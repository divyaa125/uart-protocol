==> flow/design.v <==
`timescale 1ns / 1ps
module baudRateGenerator#(parameter CLOCK_RATE = 25000000,
                          parameter  BAUD_RATE = 115200,
                          parameter RX_OVERSAMPLE = 16)(
     input            clk,
     input            reset_n,
     output reg       o_Rx_ClkTick,
     output reg       o_Tx_ClkTick
);
parameter TX_CNT = CLOCK_RATE/(2*BAUD_RATE);
  parameter RX_CNT = CLOCK_RATE/(2*BAUD_RATE*RX_OVERSAMPLE);
  parameter TX_CNT_WIDTH = $clog2(TX_CNT);
  parameter RX_CNT_WIDTH = $clog2(RX_CNT);
  reg[TX_CNT_WIDTH - 1:0] r_Tx_Counter;
  reg[RX_CNT_WIDTH - 1:0] r_Rx_Counter;
  always @(posedge clk or negedge reset_n)
    begin
      if(~reset_n)
        begin
          o_Rx_ClkTick <= 1'b0;
          r_Rx_Counter <= 0;
        end
      else if(r_Rx_Counter == RX_CNT - 1) begin
          o_Rx_ClkTick <= ~o_Rx_ClkTick;
          r_Rx_Counter <= 0;
         end
        else begin
          r_Rx_Counter <= r_Rx_Counter + 1;
        end
    end
  always @(posedge clk or negedge reset_n)
    begin
      if(~reset_n)
        begin
          o_Tx_ClkTick <= 1'b0;
          r_Tx_Counter <= 0;
        end
      else if(r_Tx_Counter == TX_CNT - 1) begin
          o_Tx_ClkTick <= ~o_Tx_ClkTick;
          r_Tx_Counter <= 0;
         end
        else begin
          r_Tx_Counter <= r_Tx_Counter + 1;
        end
    end
endmodule
# ---- From RTL to reports: baudRateGenerator
# Tool output for the design above, in the order of the flow.
# Lines are those of the file above, counted from 1.
# Operators carry their Yosys type and port widths (W data, S select, Z words).
# A cell with n/a has no value.
dict set report setup {
  top {baudRateGenerator}
  clock {clk}
  cell_library {sky130hd}
  corner {tt_025C_1v80}
}

# ---- Word level
# Source: Yosys, flattened and elaborated, memories not mapped. Widths are those after wreduce; folded enables and synchronous resets count as part of the registers. Registers that Yosys merges into a memory's read port (data or address) are not register bits. Print and check cells do not count. Equal cells are merged and count once.
dict set report op_classes {
  n_cmp 0
  n_logic 2
  n_mul 0
  n_div 0
  shift 0
  n_addsub 2
  equal 2
  mux 2
  reduce_logical 0
}
# op n
set ops {}
lappend ops {{$add A7 B1 Y7 const B} 1}
lappend ops {{$eq A7 B7 Y1 const B} 1}
lappend ops {{$mux W7} 1}
lappend ops {{$add A3 B1 Y3 const B} 1}
lappend ops {{$eq A3 B3 Y1 const B} 1}
lappend ops {{$mux W3} 1}
lappend ops {{$not A1 Y1} 2}
dict set report bits {
  latch_bits 0
  mem_bits_ro 0
  ramBits 0
  mem_count 0
  output_inout_bits 2
  register_bits 12
  clocked_rd_ports_x_width 0
  word_cells 12
}

# ---- Logic depth
# Depth = most cells in a row (Yosys ltp): at word level without a register or memory, in the mapped netlist without a sequential cell, where the memories' decode and read muxes count.
dict set report depth {
  depth_word 2
  ABC_AREA 0
  depth_mapped 4
  mapped_depth_nobuf 4
}

# ---- Netlist
# Source: synth_stat.txt of the flow (Yosys; design flattened, memories mapped). It holds for the ABC_AREA given above (unset counts as 0); a run with the other value may have another netlist.
dict set report mapped {
  buf_cells 0
  seqArea_um2 300.3
  mapped_cells 43
  ff_cells 12
  area_um2 508.0
}
# cell n
set by_type {}
lappend by_type {sky130_fd_sc_hd__dfrtp_1 12}
lappend by_type {sky130_fd_sc_hd__xor2_1 3}
lappend by_type {sky130_fd_sc_hd__nor4_4 1}
lappend by_type {sky130_fd_sc_hd__nand3_1 4}
lappend by_type {sky130_fd_sc_hd__xnor2_1 2}
lappend by_type {sky130_fd_sc_hd__o21ai_0 3}
lappend by_type {sky130_fd_sc_hd__ha_1 1}
lappend by_type {sky130_fd_sc_hd__inv_1 3}
lappend by_type {sky130_fd_sc_hd__nor2_1 3}
lappend by_type {sky130_fd_sc_hd__nand3_2 1}
lappend by_type {sky130_fd_sc_hd__nor3_1 2}
lappend by_type {sky130_fd_sc_hd__and2b_2 1}
lappend by_type {sky130_fd_sc_hd__a21o_1 1}
lappend by_type {sky130_fd_sc_hd__nand3b_1 1}
lappend by_type {sky130_fd_sc_hd__o211ai_1 1}
lappend by_type {sky130_fd_sc_hd__nor2b_1 1}
lappend by_type {sky130_fd_sc_hd__or3_1 1}
lappend by_type {sky130_fd_sc_hd__a21oi_1 1}
lappend by_type {sky130_fd_sc_hd__nand2_1 1}

# ---- Timing after synthesis
# Source: OpenSTA report_checks on the synthesized netlist (no wires, ideal clock, input and output delay 20% of the period each), path of least setup slack; recovery checks are left aside. Register names are those of the netlist, which keeps one name where synthesis merged equal registers.
dict set report synth_timing {
  kind {reg-to-reg}
  startpoint {register r_Tx_Counter[0]}
  endpoint {register o_Tx_ClkTick}
  arrival_time_ps 1071
  path_delay_ps 1212
  path_slack_ps 728
  driving_pins 5
  required_ps 1799
  tclk_ps 1940
  synth_period_reached_ps 1212
}
# "path_delay_ps" = arrival - input delay + setup time.
# "driving_pins" counts driving pins, that of a launching flip-flop among them; a cell with two outputs on the path counts twice.
# "synth_period_reached_ps" = period - worst setup slack (recovery checks aside). The figure is calculated, with input and output delays left at 20% of the set period.
# Between the ends stands the longest chain of elaborated cells between them, by number of cells; it is not shown to be the way that was timed. Of several equally long chains one is given.
# A line is the first line of the expression or statement that the cell stems from. Yosys adds cells for indexed reads and writes and turns some case tables into memories.
# A register here has more assigning lines than the two given.
dict set report synth_between {
  cell_sequence {sky130_fd_sc_hd__dfrtp_1 -> sky130_fd_sc_hd__ha_1 -> sky130_fd_sc_hd__nand3_1 -> sky130_fd_sc_hd__nor4_4 -> sky130_fd_sc_hd__xor2_1}
  elab_chain_cells 1
}
# element line_no
set synth_rtl {}
lappend synth_rtl {{start, declared} 14} ;# reg[TX_CNT_WIDTH - 1:0] r_Tx_Counter;
lappend synth_rtl {{start, assigned} 36} ;# r_Tx_Counter <= 0;
lappend synth_rtl {{start, assigned} 43} ;# r_Tx_Counter <= r_Tx_Counter + 1;
lappend synth_rtl {{$eq A7 B7 Y1} 38} ;# else if(r_Tx_Counter == TX_CNT - 1) begin
lappend synth_rtl {{end, assigned} 35} ;# o_Tx_ClkTick <= 1'b0;
lappend synth_rtl {{end, assigned} 39} ;# o_Tx_ClkTick <= ~o_Tx_ClkTick;
lappend synth_rtl {{end, declared} 8} ;# output reg       o_Tx_ClkTick

# ---- Path in the finished layout
# From the final timing report of record 1: the path of least setup slack in the routed layout; clock arrival at registers is part of the times.
# The path's times are printed in steps of 10 ps; the period is the one set.
dict set report layout_timing {
  kind {reg-to-reg}
  startpoint {register r_Tx_Counter[1]}
  endpoint {register o_Tx_ClkTick}
  arrival_time_ps 1430
  required_ps 1440
  path_slack_ps 10
  driving_pins 6
  tclk_ps 1250
}
# Between the ends stands the longest chain of elaborated cells between them, by number of cells; it is not shown to be the way that was timed. Of several equally long chains one is given.
# A register here has more assigning lines than the two given.
dict set report layout_between {
  cell_sequence {sky130_fd_sc_hd__dfrtp_1 -> sky130_fd_sc_hd__ha_4 -> sky130_fd_sc_hd__nand3_4 -> sky130_fd_sc_hd__nor4_4 -> sky130_fd_sc_hd__buf_6 -> sky130_fd_sc_hd__xor2_1}
  elab_chain_cells 1
}
# element line_no
set layout_rtl {}
lappend layout_rtl {{start, declared} 14} ;# reg[TX_CNT_WIDTH - 1:0] r_Tx_Counter;
lappend layout_rtl {{start, assigned} 36} ;# r_Tx_Counter <= 0;
lappend layout_rtl {{start, assigned} 43} ;# r_Tx_Counter <= r_Tx_Counter + 1;
lappend layout_rtl {{$eq A7 B7 Y1} 38} ;# else if(r_Tx_Counter == TX_CNT - 1) begin
lappend layout_rtl {{end, assigned} 35} ;# o_Tx_ClkTick <= 1'b0;
lappend layout_rtl {{end, assigned} 39} ;# o_Tx_ClkTick <= ~o_Tx_ClkTick;
lappend layout_rtl {{end, declared} 8} ;# output reg       o_Tx_ClkTick

; Record of 2 stored runs of the RTL-to-layout flow on baudRateGenerator, platform sky130hd. The runs are unordered. Constraints: input delay and output delay 20% of the set period each, output load 0.01 pF.
; "power_mw" rests on the timing tool's default activity at the inputs, not on a simulated workload.

[record 1: settings]
period_ns = 1.25
CORE_UTILIZATION = 26
SETUP_SLACK_MARGIN = 0.18
PLACE_DENSITY = 0.9
CORE_ASPECT_RATIO = 0.98
GPL_TIMING_DRIVEN = 1
GPL_ROUTABILITY_DRIVEN = 1
CTS_CLUSTER_SIZE = 82
CTS_CLUSTER_DIAMETER = 307
SLEW_MARGIN = 0
MIN_ROUTING_LAYER = met1
CAP_MARGIN = 20
CORE_MARGIN = 2
[record 1: results]
layout_utilization_pct = 40.6
synth_chip_area_um2 = 508.0
timing.setup.ws_ps = 7
total_negative_slack_ps = 0
power_mw = 0.6386
final_die_area_um2 = 2323.3

[record 2: settings]
period_ns = 2.13
CORE_UTILIZATION = 57
SETUP_SLACK_MARGIN = 0.23
PLACE_DENSITY_LB_ADDON = 0.03
CORE_MARGIN = 6
CTS_CLUSTER_DIAMETER = 157
SLEW_MARGIN = 40
CAP_MARGIN = 20
[record 2: results]
outcome = not finished: floorplanning ended with error PDN-0185
